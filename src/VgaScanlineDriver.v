==> flow/design.v <==
module VgaScanlineDriver(
    input   i_VGA_CLOCK,
    output  o_VGA_SYNC_H,
    output  o_VGA_SYNC_V,
    output  o_DRAW_ENABLE,
    output [$clog2(p_H_VISIBLE_AREA) - 1: 0]    o_SCANLINE_X,
    output [$clog2(p_V_VISIBLE_AREA) - 1: 0]    o_SCANLINE_Y
);
    parameter   p_H_VISIBLE_AREA    = 640;
    parameter   p_H_FRONT_PORCH     = 16;
    parameter   p_H_SYNC_PULSE      = 96;
    parameter   p_H_BACK_PORCH      = 48;
    parameter   p_H_WHOLE_LINE      = 800;
    parameter   p_V_VISIBLE_AREA    = 480;
    parameter   p_V_FRONT_PORCH     = 10;
    parameter   p_V_SYNC_PULSE      = 2;
    parameter   p_V_BACK_PORCH      = 33;
    parameter   p_V_WHOLE_FRAME     = 525;
    reg [$clog2(p_H_WHOLE_LINE) - 1:0]   r_COUNTER_X = 0;
    reg [$clog2(p_V_WHOLE_FRAME) - 1:0]  r_COUNTER_Y = 0;
    always @(posedge i_VGA_CLOCK)
    begin
        r_COUNTER_X <= (r_COUNTER_X + 1'b1) % p_H_WHOLE_LINE;
        if (r_COUNTER_X == p_H_WHOLE_LINE - 1)
            r_COUNTER_Y <= (r_COUNTER_Y + 1'b1) % p_V_WHOLE_FRAME;
    end
    assign o_VGA_SYNC_H =
        (r_COUNTER_X > p_H_FRONT_PORCH + p_H_VISIBLE_AREA + p_H_BACK_PORCH - 1)
            && (r_COUNTER_X < p_H_WHOLE_LINE);
    assign o_VGA_SYNC_V =
        (r_COUNTER_Y > p_V_VISIBLE_AREA + p_V_FRONT_PORCH + p_V_BACK_PORCH - 1)
            && (r_COUNTER_Y < p_V_WHOLE_FRAME);
    assign o_DRAW_ENABLE =
        ((r_COUNTER_X >= p_H_FRONT_PORCH) && (r_COUNTER_X < p_H_FRONT_PORCH + p_H_VISIBLE_AREA))
            && ((r_COUNTER_Y >= p_V_FRONT_PORCH) && (r_COUNTER_Y < p_V_FRONT_PORCH + p_V_VISIBLE_AREA));
    assign o_SCANLINE_X = r_COUNTER_X[$clog2(p_H_VISIBLE_AREA) - 1:0] - p_H_FRONT_PORCH;
    assign o_SCANLINE_Y = r_COUNTER_Y[$clog2(p_V_VISIBLE_AREA) - 1:0] - p_V_FRONT_PORCH;
endmodule
==> Tool chain data of VgaScanlineDriver <==
What the tools print for VgaScanlineDriver, step after step.
Line numbers count from 1 in the design file above.
Operators carry their Yosys type and port widths (W data, S select, Z words).
{ "design": {"design": "VgaScanlineDriver", "clk_port": "i_VGA_CLOCK", "lib": "sky130hd", "pvt_corner": "tt_025C_1v80"} }

==> Elaborated design <==
Counts by Yosys on the flattened word-level netlist (proc, flatten, opt, wreduce; memories kept). Register bits leave out memories and registers merged into their read ports (data or address); mux counts leave out enables and synchronous resets folded into registers. Print and check cells are left out. Cells with the same type and inputs are merged into one.
{ "classes": {"addsub": 4, "n_div": 2, "cmp": 8, "n_eq": 1, "reduce_logical": 5} }
{ "op_table": {"columns": ["cell", "count"], "rows": [
  ["$mod A32 B10 Y32 const B", 2],
  ["$lt A10 B10 Y1 const B", 3],
  ["$add A10 B1 Y11 const B", 2],
  ["$gt A10 B10 Y1 const B", 2],
  ["$eq A10 B10 Y1 const B", 1],
  ["$ge A10 B4 Y1 const B", 1],
  ["$sub A10 B5 Y10 const B", 1],
  ["$ge A10 B5 Y1 const B", 1],
  ["$lt A10 B9 Y1 const B", 1],
  ["$sub A9 B4 Y9 const B", 1],
  ["$logic_and A1 B1 Y1", 5]
]} }
{ "word_totals": {"ff_bits": 20, "in_bits": 1, "out_inout_bits": 22, "wordCells": 22} }

==> Depth <==
Longest topological path by Yosys (ltp), each cell counted once; first at word level (registers and memories cut), then after technology mapping (sequential cells cut; the memories' decode and read muxes count).
{ "depth": {"depth_word": 3, "ABC_AREA": 1, "depth_mapped": 20, "ltp_nobuf": 20} }

==> Netlist <==
Source: synth_stat.txt of the flow (Yosys; design flattened, memories mapped). It holds for the ABC_AREA given above (unset counts as 0); a run with the other value may have another netlist.
Totals and module areas in this step are rounded.
{ "mapped": {"stdcells": 320, "area_um2": 2200, "seqArea_um2": 500, "flip_flops": 20, "buffers": 12} }
{ "types": {"columns": ["cell", "count", "area_total_um2"], "rows": [
  ["sky130_fd_sc_hd__nand2_1", 87, 326.563],
  ["sky130_fd_sc_hd__edfxtp_1", 10, 300.288],
  ["sky130_fd_sc_hd__ha_1", 18, 225.216],
  ["sky130_fd_sc_hd__xor2_1", 24, 210.202],
  ["sky130_fd_sc_hd__dfxtp_1", 10, 200.192],
  ["sky130_fd_sc_hd__inv_1", 49, 183.926],
  ["sky130_fd_sc_hd__nand3_1", 31, 155.149],
  ["sky130_fd_sc_hd__nand2_4", 6, 67.565],
  ["sky130_fd_sc_hd__nor2_1", 15, 56.304],
  ["sky130_fd_sc_hd__buf_4", 7, 52.55],
  ["sky130_fd_sc_hd__o21ai_0", 9, 45.043],
  ["sky130_fd_sc_hd__nand4_1", 5, 31.28],
  ["sky130_fd_sc_hd__o31ai_1", 4, 30.029],
  ["sky130_fd_sc_hd__xnor2_1", 3, 26.275],
  ["sky130_fd_sc_hd__nand2_2", 4, 25.024],
  ["sky130_fd_sc_hd__nor4_1", 4, 25.024],
  ["sky130_fd_sc_hd__nor2_4", 2, 22.522],
  ["sky130_fd_sc_hd__nand2_8", 1, 20.019]
]} }
Other cell types: 18; their cells: 31.

==> Worst setup path after synthesis <==
Path of least setup slack by OpenSTA after synthesis, without wires, with an ideal clock, recovery checks aside; 20% of the period is set as input and as output delay. Where synthesis merged equal registers, the netlist keeps one of their names.
{ "synth_path": {"path_kind": "register to register", "startpoint": "register r_COUNTER_Y[0]", "endpoint": "register r_COUNTER_Y[4]", "period_ns": 4.72, "setup_time_ns": 0.131, "t_first_pin_ns": 0.000, "arrival_ns": 2.480, "required_time_ns": 4.589, "path_slack_ns": 2.109, "delay_ns": 2.611, "driving_pins": 12, "path_buffers": 1, "period_less_setup_slack_ns": 2.611} }
"delay_ns" is the arrival time less input delay plus setup time.
"driving_pins": output pins that drive a net of the path, with the launching flip-flop's if there is one; two outputs of one cell count as two.
"period_less_setup_slack_ns" = period - worst setup slack (recovery checks aside). The figure is calculated, with input and output delays left at 20% of the set period.
Between the ends stands the longest chain of elaborated cells between them, by number of cells; it is not shown to be the way that was timed. Of several equally long chains one is given.
A line is the first line of the expression or statement that the cell stems from. Yosys adds cells for indexed reads and writes and turns some case tables into memories.
{ "synth_via": {"cell_sequence": "sky130_fd_sc_hd__edfxtp_1 > sky130_fd_sc_hd__ha_1 > sky130_fd_sc_hd__nand2_1 > sky130_fd_sc_hd__xor2_1 > sky130_fd_sc_hd__nand3_1 > sky130_fd_sc_hd__nor2_1 > sky130_fd_sc_hd__nand2_1 > sky130_fd_sc_hd__ha_1 > sky130_fd_sc_hd__o31ai_1 > sky130_fd_sc_hd__buf_2 > sky130_fd_sc_hd__nand3_1 > sky130_fd_sc_hd__nand2_1", "elab_chain_len": 2, "cone_cells": 2, "cone_lines": 1, "cone_classes": "1 x add/sub; 1 x div"} }
{ "synth_rtl": {"columns": ["item", "line", "rtl"], "rows": [
  ["start: declaration", 20, "reg [$clog2(p_V_WHOLE_FRAME) - 1:0]  r_COUNTER_Y = 0;"],
  ["start: assignment", 25, "r_COUNTER_Y <= (r_COUNTER_Y + 1'b1) % p_V_WHOLE_FRAME;"],
  ["$add A10 B1 Y11", 25, null],
  ["$mod A32 B10 Y32", 25, null],
  ["end: assignment", 25, null],
  ["end: declaration", 20, null]
]} }

==> Path in the finished layout <==
Path of least setup slack in the final report of job 1 (OpenROAD, finished layout, wires in). Where an end is a register, its clock arrival counts in the times.
{ "layout_path": {"path_kind": "register to register", "startpoint": "register r_COUNTER_Y[0]", "endpoint": "register r_COUNTER_Y[4]", "period_ns": 2.54, "setup_time_ns": 0.24, "t_first_pin_ns": 0.27, "arrival_ns": 2.67, "required_time_ns": 2.57, "path_slack_ns": -0.10, "driving_pins": 17, "path_buffers": 3} }
Between the ends stands the longest chain of elaborated cells between them, by number of cells; it is not shown to be the way that was timed. Of several equally long chains one is given.
{ "layout_via": {"cell_sequence": "sky130_fd_sc_hd__edfxtp_1 > sky130_fd_sc_hd__buf_6 > sky130_fd_sc_hd__inv_2 > sky130_fd_sc_hd__ha_4 > sky130_fd_sc_hd__buf_4 > sky130_fd_sc_hd__ha_1 > sky130_fd_sc_hd__o211ai_1 > sky130_fd_sc_hd__buf_4 > sky130_fd_sc_hd__nand2_4 > sky130_fd_sc_hd__nand2_4 > sky130_fd_sc_hd__nand2_4 > sky130_fd_sc_hd__nor2_4 > sky130_fd_sc_hd__nand3_2 > sky130_fd_sc_hd__nand2_4 > sky130_fd_sc_hd__nand2_4 > sky130_fd_sc_hd__nand2_2 > sky130_fd_sc_hd__nand2_2", "elab_chain_len": 2, "cone_cells": 2, "cone_lines": 1, "cone_classes": "1 x add/sub; 1 x div"} }
{ "layout_rtl": {"columns": ["item", "line", "rtl"], "rows": [
  ["start: declaration", 20, "reg [$clog2(p_V_WHOLE_FRAME) - 1:0]  r_COUNTER_Y = 0;"],
  ["start: assignment", 25, "r_COUNTER_Y <= (r_COUNTER_Y + 1'b1) % p_V_WHOLE_FRAME;"],
  ["$add A10 B1 Y11", 25, null],
  ["$mod A32 B10 Y32", 25, null],
  ["end: assignment", 25, null],
  ["end: declaration", 20, null]
]} }

Flow measurements of VgaScanlineDriver on sky130hd: 2 stored runs with different settings, listed in no order. Input and output delays are each 20% of the period that was set; the output load is 0.01 pF.
By "period_reached_ns" is meant the clock period of the run minus its worst setup slack. This is arithmetic on one report: input and output delays are still those of the set period (20% each).
"totalPower_mw": no workload was simulated; the value follows from the tool's default switching activity.
Values from the reports are rounded here.
[
  {
    "run": "job 1",
    "settings": { "period_ns": 2.54, "CORE_UTILIZATION": 20, "SETUP_SLACK_MARGIN": 0.53, "PLACE_DENSITY_LB_ADDON": 0.13, "CELL_PAD_IN_SITES_GLOBAL_PLACEMENT": 3, "TNS_END_PERCENT": 5, "ABC_AREA": 1, "CTS_CLUSTER_SIZE": 52, "CTS_CLUSTER_DIAMETER": 92, "CAP_MARGIN": 35, "SLEW_MARGIN": 25, "MIN_ROUTING_LAYER": "met2", "MAX_ROUTING_LAYER": "met4", "CORE_MARGIN": 2 },
    "results": { "stdcell_area_um2": 3700, "synth_area_um2": 2200, "ws_hold_ns": 0.53, "period_reached_ns": 2.639, "timing.setup.ws_ns": -0.099, "totalPower_mw": 0.64, "die_area_um2": 12000 }
  },
  {
    "run": "job 2",
    "settings": { "period_ns": 2.67, "CORE_UTILIZATION": 23, "PLACE_DENSITY": 0.46, "CORE_ASPECT_RATIO": 1.18, "CORE_MARGIN": 3, "GPL_ROUTABILITY_DRIVEN": 0, "CTS_CLUSTER_SIZE": 18, "CAP_MARGIN": 10, "MAX_ROUTING_LAYER": "met4", "SLEW_MARGIN": 20 },
    "results": { "die_area_um2": 11000, "synth_area_um2": 2300, "totalPower_mw": 0.67, "period_reached_ns": 3.496, "timing.setup.ws_ns": -0.83, "ws_hold_ns": 0.46, "stdcell_area_um2": 3800 }
  }
]
